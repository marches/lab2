==> flow/design.v <==
module shiftregister
#(parameter width = 8)
(
input               clk,                 
input               peripheralClkEdge,   
input               parallelLoad,        
input  [width-1:0]  parallelDataIn,      
input               serialDataIn,        
output [width-1:0]  parallelDataOut,     
output              serialDataOut        
);
    reg [width-1:0]      shiftregistermem;
    assign serialDataOut = shiftregistermem[width-1];
    assign parallelDataOut = shiftregistermem;
    always @(posedge clk) begin
      if (parallelLoad ==1) begin
        shiftregistermem <= parallelDataIn;
      end
      else if (peripheralClkEdge == 1) begin
        shiftregistermem = shiftregistermem<<1;
        shiftregistermem[0] = serialDataIn;
      end
    end
endmodule
module inputconditioner
(
input 	    clk,             
input	    noisysignal,     
output reg  conditioned,     
output reg  positiveedge,    
output reg  negativeedge     
);
    parameter counterwidth = 3;  
    parameter waittime = 3;      
    reg[counterwidth-1:0] counter = 0;
    reg synchronizer0 = 0;
    reg synchronizer1 = 0;
    always @(posedge clk ) begin
        if(conditioned == synchronizer1) begin
            counter <= 0;
            positiveedge <= 0;
            negativeedge <= 0;
        end
        else begin
            if( counter == waittime) begin
                counter <= 0;
                if (synchronizer1 == 1 && conditioned == 0)
                    positiveedge <= 1;
                if (synchronizer1 == 0 && conditioned == 1)
                    negativeedge <= 1;
                conditioned <= synchronizer1;
            end
            else 
                counter <= counter+1;
        end
        synchronizer0 <= noisysignal;
        synchronizer1 <= synchronizer0;
    end
endmodule
module dff #( parameter W = 1 )
(
    input trigger,
    input enable,
    input      [W-1:0] d,
    output reg [W-1:0] q
);
    always @(posedge trigger) begin
        if(enable) begin
            q <= d;
        end
    end
endmodule
module jkff1
(
    input trigger,
    input j,
    input k,
    output reg q
);
    always @(posedge trigger) begin
        if(j && ~k) begin
            q <= 1'b1;
        end
        else if(k && ~j) begin
            q <= 1'b0;
        end
        else if(k && j) begin
            q <= ~q;
        end
    end
endmodule
module mux2 #( parameter W = 1 )
(
    input[W-1:0]    in0,
    input[W-1:0]    in1,
    input           sel,
    output[W-1:0]   out
);
    assign out = (sel) ? in1 : in0;
endmodule
module rapper
(
    input        clk,
    input  [3:0] sw,
    input  [3:0] btn,
    output [3:0] led
);
    wire[3:0] res0, res1;      
    wire res_sel;              
    jkff1 src_sel(.trigger(clk), .j(btn[3]), .k(btn[2]), .q(res_sel));
    mux2 #(4) output_select(.in0(res0), .in1(res1), .sel(res_sel), .out(led));
    wire cout0, cout1, cout2, pos0, pos1, pos2, neg0, neg1, neg2;
    wire[7:0] FixedParallelIn;
    wire[7:0] parallelDataOut;
    wire serialDataOut;
    assign FixedParallelIn= 8'b00100101;     
    inputconditioner ic1 (.clk(clk),.noisysignal(btn[1]),.conditioned(cout0),.positiveedge(pos0),.negativeedge(neg0));
    inputconditioner ic2 (.clk(clk),.noisysignal(sw[0]),.conditioned(cout1),.positiveedge(pos1),.negativeedge(neg1));
    inputconditioner ic3 (.clk(clk),.noisysignal(sw[1]),.conditioned(cout2),.positiveedge(pos2),.negativeedge(neg2));
    shiftregister #(8) dut(.clk(clk),
    		           .peripheralClkEdge(pos2),
    		           .parallelLoad(neg0),
    		           .parallelDataIn(FixedParallelIn),
    		           .serialDataIn(cout1),
    		           .parallelDataOut(parallelDataOut),
    		           .serialDataOut(serialDataOut));
    assign res0[0] = parallelDataOut[0];
    assign res0[1] = parallelDataOut[1];
    assign res0[2] = parallelDataOut[2];
    assign res0[3] = parallelDataOut[3];
    assign res1[0] = parallelDataOut[4];
    assign res1[1] = parallelDataOut[5];
    assign res1[2] = parallelDataOut[6];
    assign res1[3] = parallelDataOut[7];
endmodule
### From RTL to reports: rapper

Tool output for the design above, in the order of the flow.
Lines are those of the file above, counted from 1.
Operators carry their Yosys type and port widths (W data, S select, Z words).
Library cell names are shortened.
Not given: --

| design | value |
|---|---|
| top | rapper |
| clock | clk |
| library | sky130hd |
| corner | tt_025C_1v80 |

### After elaboration

Source: Yosys, flattened and elaborated, memories not mapped. Widths are those after wreduce. Registers that Yosys merges into a memory's read port (data or address) are not register bits. Print and check cells do not count. Equal cells are merged and count once.

| storage and ports | value |
|---|---|
| output and inout bits | 4 |
| input port bits | 9 |
| word-level cells | 50 |
| bits in registers | 29 |

| operators by class | value |
|---|---|
| multiplexer cells | 3 |
| add/subtract/negate cells | 3 |
| reduce/logical cells | 14 |
| bitwise logic cells | 8 |
| eq/ne operators | 6 |

Operators by type and width:

| kind | number |
|---|---|
| $reduce_and A2 Y1 | 5 |
| $add A3 B1 Y3 const B | 3 |
| $eq A3 B2 Y1 const B | 3 |
| $not A1 Y1 | 8 |
| $reduce_or A2 Y1 | 3 |
| $logic_and A1 B1 Y1 | 5 |
| $mux W4 | 1 |
| $eq A1 B1 Y1 | 3 |
| $reduce_bool A2 Y1 | 1 |
| $mux W1 | 2 |

### Depth

Longest topological path by Yosys (ltp), each cell counted once; first at word level (registers and memories cut), then after technology mapping (sequential cells cut; the memories' decode and read muxes count).

| depth | value |
|---|---|
| depth after elaboration | 3 |
| ABC_AREA | 0 |
| gate-level depth with buffers | 4 |
| gate-level depth less buffers | 4 |

### Mapped cells and area

Source: synth_stat.txt of the flow (Yosys; design flattened, memories mapped). It holds for the ABC_AREA given above (unset counts as 0); a run with the other value may have another netlist.
The area totals of this step are shown rounded.

Cell types:

| cell | number | area in all (um^2) |
|---|---|---|
| dfxtp_1 | 26 | 520.499 |
| ha_1 | 8 | 100.096 |
| edfxtp_1 | 3 | 90.086 |
| mux2i_1 | 6 | 60.058 |
| mux2_2 | 4 | 45.043 |
| nor2b_1 | 5 | 31.28 |
| nor3_1 | 6 | 30.029 |
| nor2_1 | 7 | 26.275 |
| inv_1 | 6 | 22.522 |
| nor3b_1 | 3 | 22.522 |
| a211o_2 | 2 | 20.019 |
| buf_6 | 1 | 11.261 |
| a21oi_1 | 2 | 10.01 |
| a211o_1 | 1 | 8.758 |
| nor2b_2 | 1 | 8.758 |
| xnor2_1 | 1 | 8.758 |
| buf_2 | 1 | 5.005 |

| synthesis totals | value |
|---|---|
| chip area (Yosys) | 1000 um^2 |
| sequential area | 610 um^2 |
| cells in the netlist | 83 |
| flip-flop cells | 29 |

By module: a second synthesis without flattening, with its own total; a netlist apart from the flattened one above.

| unflattened totals | value |
|---|---|
| cell total of the unflattened synthesis | 97 |
| area total of the unflattened synthesis | 1300 um^2 |

Rows give one instance, submodules left out.

By module:

| module | sequential area (um^2) | area (um^2) | times used | cells |
|---|---|---|---|---|
| inputconditioner | 170 | 270 | 3 | 23 |
| shiftregister #(width=8) | 240 | 390 | 1 | 19 |
| mux2 #(W=4) | 0.0 | 45 | 1 | 4 |
| jkff1 | 20 | 34 | 1 | 3 |
| rapper | 0.0 | 7.5 | 1 | 2 |

### Path before layout

Path of least setup slack by OpenSTA after synthesis, without wires, with an ideal clock, recovery checks aside; 20% of the period is set as input and as output delay. Where synthesis merged equal registers, the netlist keeps one of their names.

| timing path after synthesis | value |
|---|---|
| kind | reg-to-output |
| from | register src_sel.q |
| to | output led[0] |
| path slack | 1.039 ns |
| arrival | 0.769 ns |
| data required time | 1.808 ns |
| driving pins on the path | 2 |
| buffers on the path | 0 |
| output delay | 0.452 ns |
| period | 2.26 ns |
| path delay | 0.769 ns |
| synthesis period reached | 1.221 ns |

"path delay" is the arrival time less input delay plus setup time.
At an output port there is no setup time.
"driving pins on the path" counts driving pins, that of a launching flip-flop among them; a cell with two outputs on the path counts twice.
"synthesis period reached" = period - worst setup slack (recovery checks aside). The figure is calculated, with input and output delays left at 20% of the set period.
The rows between start and end are the longest chain of elaborated cells between them; the timing report does not say that the signal goes this way. Where chains are equally long, one stands for them.
Each line given opens the expression or statement behind the cell; cells for indexed reads and writes are added by Yosys, which also makes memories of some case tables.
At most two assigning lines are given for a register; there are more.

| between the ends, after synthesis | value |
|---|---|
| cell sequence | dfxtp_1 mux2_2 |
| length of the longest elaborated chain | 1 |
| elaborated cells on any way between the ends | 1 |
| RTL lines with such cells | 1 |
| those cells by class | mux (1) |

Ends and longest elaborated chain, after synthesis:

| what | RTL line | source |
|---|---|---|
| start: declaration | 78 | `output reg q` |
| start: assignment | 82 | `q <= 1'b1;` |
| start: assignment | 88 | `q <= ~q;` |
| $mux W4 | 99 | `assign out = (sel) ? in1 : in0;` |
| end: declaration | 106 | `output [3:0] led` |

### Worst path after layout

From the final timing report of run 1: the path of least setup slack in the routed layout; clock arrival at registers is part of the times.

| timing path after layout | value |
|---|---|
| kind | reg-to-output |
| from | register src_sel.q |
| to | output led[0] |
| driving pins on the path | 3 |
| period | 1.28 ns |
| data required time | 1.02 ns |
| path slack | -0.11 ns |
| output delay | 0.26 ns |
| arrival | 1.13 ns |
| buffers on the path | 1 |

The rows between start and end are the longest chain of elaborated cells between them; the timing report does not say that the signal goes this way. Where chains are equally long, one stands for them.
At most two assigning lines are given for a register; there are more.

| between the ends, after layout | value |
|---|---|
| cell sequence | dfxtp_4 mux2_4 buf_6 |
| length of the longest elaborated chain | 1 |
| elaborated cells on any way between the ends | 1 |
| RTL lines with such cells | 1 |
| those cells by class | mux (1) |

Ends and longest elaborated chain, after layout:

| what | RTL line | source |
|---|---|---|
| start: declaration | 78 | `output reg q` |
| start: assignment | 82 | `q <= 1'b1;` |
| start: assignment | 88 | `q <= ~q;` |
| $mux W4 | 99 | `assign out = (sel) ? in1 : in0;` |
| end: declaration | 106 | `output [3:0] led` |

Data sheet: physical implementation of rapper

Module rapper, platform sky130hd: 2 stored runs of the flow (Yosys, OpenROAD) with differing settings, in no particular order. Input and output delays are each 20% of the period that was set; the output load is 0.01 pF.
"clock period achieved" is the run's clock period less its worst setup slack. It is reckoned from that one timing run; input and output delays stay at 20% of the period that was set.
"time used up by the worst setup path": the worst setup path's part of the clock period (all of it between registers, 20% less for each end at a port) less its slack. A launch clock that arrives late makes it longer, a capture clock that arrives late makes it shorter.
By "power consumption" is meant OpenSTA's value without simulated activity: inputs other than the clock are taken to toggle once in ten clock periods, and the tool carries that through the logic.
Measured values are rounded.
Among the settings, -- means not set for that run.

| stored run | period_ns | CAP_MARGIN | CORE_MARGIN | CORE_UTILIZATION | SLEW_MARGIN | SETUP_SLACK_MARGIN | PLACE_DENSITY_LB_ADDON | CELL_PAD_IN_SITES_DETAIL_PLACEMENT | TNS_END_PERCENT | GPL_TIMING_DRIVEN | CTS_CLUSTER_SIZE | CTS_CLUSTER_DIAMETER | netlist area reported by Yosys (um^2) | area of the die (um^2) | standard-cell area of the final layout (um^2) | utilization (%) | worst setup slack after layout (ns) | summed negative setup slack (ns) | worst hold slack after layout (ns) | power consumption (uW) | clock period achieved (ns) | time used up by the worst setup path (ns) | type of the worst setup path |
|---|---|---|---|---|---|---|---|---|---|---|---|---|---|---|---|---|---|---|---|---|---|---|---|
| run 1 | 1.28 | 20 | 2 | 40 | 20 | -- | -- | -- | -- | -- | -- | -- | 1000 | 3000 | 1300 | 53 | -0.11 | -0.41 | 0.33 | 2400 | 1.386 | 1.13 | reg-to-output |
| run 2 | 1.27 | 20 | 2 | 25 | 20 | 0.06 | 0.07 | 1 | 50 | 1 | 37 | 132 | 1000 | 4600 | 1400 | 35 | -0.072 | -0.28 | 0.33 | 2600 | 1.342 | 1.09 | reg-to-output |
