==> flow/design.v <==
module datamemory
#(
    parameter addresswidth  = 7,
    parameter depth         = 2**addresswidth,
    parameter width         = 8
)
(
    input 		                clk,
    output reg [width-1:0]      dataOut,
    input [addresswidth-1:0]    address,
    input                       writeEnable,
    input [width-1:0]           dataIn
);
    reg [width-1:0] memory [depth-1:0];
    always @(posedge clk) begin
        if(writeEnable)begin
            memory[address] <= dataIn;
            end
        dataOut <= memory[address];
    end
endmodule
Tool chain data of datamemory. The steps from the RTL of datamemory to its reports follow in flow order. Line numbers count from 1 in the design file above. Operators carry their Yosys type and port widths (W data, S select, Z words). Cell names lack the library's common part. A cell with n/a has no value.

Top module: datamemory. Clock port: clk. Library: sky130hd. Corner: tt_025C_1v80.

After elaboration. Counts by Yosys on the flattened word-level netlist (proc, flatten, opt, wreduce; memories kept). Register bits leave out memories and registers merged into their read ports (data or address); mux counts leave out enables and synchronous resets folded into registers. Print and check cells are left out. Cells with the same type and inputs are merged into one. Memory sizes are those after Yosys's memory passes, which may raise the word count (mostly to a power of two), join words into wider ones and drop unused or constant bits.

Bits in registers: 0. The entry for cells after elaboration reads 4. The figure for output and inout port bits is 8. Under input bits stands 17. The entry for word width x clocked read ports reads 8. The entry for bits in writable memories reads 1024. The entry for memories kept reads 1.

Memories: memory (words 128, width 8, rd ports 1, write ports 1, RTL line 14) `reg [width-1:0] memory [depth-1:0];`.

Mux-type cells: 3.

Operators by type and width (count): $mux W8 (1); $mux W7 (1); $mux W1 (1).

Logic depth. Depth = most cells in a row (Yosys ltp): at word level without a register or memory, in the mapped netlist without a sequential cell, where the memories' decode and read muxes count.

Under word-level depth stands 1. Under ABC_AREA stands 0. The entry for gate-level depth with buffers reads 11. The entry for gate-level depth less buffers reads 7.

After synthesis. Source: synth_stat.txt of the flow (Yosys; design flattened, memories mapped). It holds for the ABC_AREA given above (unset counts as 0); a run with the other value may have another netlist. The area totals of this step are shown rounded.

Cell types (count): edfxtp_1 (1024); a221oi_1 (220); nor2_1 (240); mux2_2 (60); a21oi_1 (125); mux2i_1 (61); a22oi_1 (73); buf_2 (80); o21ai_0 (80); nand2_1 (102); a22o_1 (41); clkbuf_1 (72); buf_6 (23); mux4_2 (11); a221o_1 (20); dfxtp_1 (8); o22ai_1 (24); o221ai_1 (17).

Other cell types: 48; their cells: 194.

Cell area after synthesis: 40400 µm². Cells in the netlist: 2475. For buffers the number is 195. Under flip-flops stands 1032.

Path before layout. Path of least setup slack by OpenSTA after synthesis, without wires, with an ideal clock, recovery checks aside; 20% of the period is set as input and as output delay. Where synthesis merged equal registers, the netlist keeps one of their names.

Path kind: input to register. Start: input port address[2]. End: memory memory[72][0]. Time at the first pin: 0.558 ns. The figure for period is 2.79 ns. Under arrival stands 2.456 ns. The figure for path delay is 2.293 ns. The entry for driving pins on the path reads 8. Under setup slack stands -0.061 ns. The entry for setup time reads 0.395 ns. The figure for synthesis period reached is 2.851 ns.

"path delay" is the arrival time less input delay plus setup time. "driving pins on the path": output pins that drive a net of the path, with the launching flip-flop's if there is one; two outputs of one cell count as two. "synthesis period reached" is the clock period less the worst setup slack; recovery checks do not enter. This is arithmetic on one report: input and output delays are still those of the set period (20% each). Between the ends stands the longest chain of elaborated cells between them, by number of cells; it is not shown to be the way that was timed. Of several equally long chains one is given. Each line given opens the expression or statement behind the cell; cells for indexed reads and writes are added by Yosys, which also makes memories of some case tables.

Cells stage by stage: buf_6 -> buf_6 -> buf_6 -> buf_6 -> buf_2 -> buf_2 -> buf_2 -> nor4_1. Under length of the longest elaborated chain stands 1. Under elaborated cells on any way between the ends stands 1. Under RTL lines with such cells stands 1. Those cells by class: mux (1).

RTL lines, path after synthesis: start: declaration (RTL line 10) `input [addresswidth-1:0]    address,`; $mux W7 (RTL line 16) `if(writeEnable)begin`; end: declaration (RTL line 14) `reg [width-1:0] memory [depth-1:0];`.

Path in the finished layout. From the final timing report of run A: the path of least setup slack in the routed layout; clock arrival at registers is part of the times.

Path kind: input to register. Start: input port address[2]. End: register dataOut[5]. The figure for period is 2.05 ns. Under setup slack stands -0.29 ns. Time at the first pin: 0.41 ns. Under arrival stands 2.85 ns. The entry for driving pins on the path reads 11. The entry for setup time reads 0.12 ns.

Cells stage by stage: buf_8 -> buf_12 -> nor2b_4 -> buf_4 -> buf_6 -> a221oi_1 -> nor2_1 -> o21ai_2 -> nand4_1 -> nor3_4 -> nand4_1.

RTL lines, path post-layout: start: declaration (RTL line 10) `input [addresswidth-1:0]    address,`; end: declaration (RTL line 9) `output reg [width-1:0]      dataOut,`.

Chain of elaborated cells between the ends: none given.

Memo
Re: implementation data of datamemory

2 stored runs of datamemory in the flow (synthesis by Yosys, layout by OpenROAD, sky130hd cells), in arbitrary order. Constraints: input delay and output delay 20% of the set period each, output load 0.01 pF. "clock period achieved" is the run's clock period less its worst setup slack. It is reckoned from that one timing run; input and output delays stay at 20% of the period that was set. "worst setup path time" = time allowed to the worst setup path (clock period - input delay - output delay, where it has them) - its slack; a late launch clock adds to it, a late capture clock takes from it. "total power of the final layout" rests on the timing tool's default activity at the inputs, not on a simulated workload. Values from the reports are rounded here.

Run A has these settings: period_ns 2.05; CORE_UTILIZATION 69; SETUP_SLACK_MARGIN -0.2; PLACE_DENSITY 0.58; CORE_ASPECT_RATIO 1.52; CORE_MARGIN 2; CELL_PAD_IN_SITES_DETAIL_PLACEMENT 0; GPL_TIMING_DRIVEN 1; GPL_ROUTABILITY_DRIVEN 1; CTS_CLUSTER_SIZE 26; CTS_CLUSTER_DIAMETER 272; SLEW_MARGIN 0; MAX_ROUTING_LAYER met5; CAP_MARGIN 20. The measured post-synthesis cell area is 40400 µm². The die size comes to 60600 µm². The area of the standard cells in the finished layout stands at 47000 µm². The measured post-layout utilization is 80.8%. The lowest setup slack is -0.294 ns. For the total negative slack the run shows -1.47 ns. For the worst hold slack the run shows 0.176 ns. For the total power of the final layout the run shows 37.0 mW. For the clock period achieved the run shows 2.344 ns. The worst setup path time stands at 1.93 ns. Class of the worst setup path: input to register.

Run B has these settings: period_ns 2.08; CORE_UTILIZATION 19; GPL_TIMING_DRIVEN 1; GPL_ROUTABILITY_DRIVEN 0; MIN_ROUTING_LAYER met2; CAP_MARGIN 20; CORE_MARGIN 2; SLEW_MARGIN 20. The measured post-synthesis cell area is 40400 µm². The die size comes to 217000 µm². The area of the standard cells in the finished layout stands at 53800 µm². The measured post-layout utilization is 25.4%. The lowest setup slack is -0.085 ns. For the total negative slack the run shows -0.179 ns. For the worst hold slack the run shows 0.074 ns. For the total power of the final layout the run shows 46.1 mW. For the clock period achieved the run shows 2.165 ns. The worst setup path time stands at 1.75 ns. Class of the worst setup path: input to register.
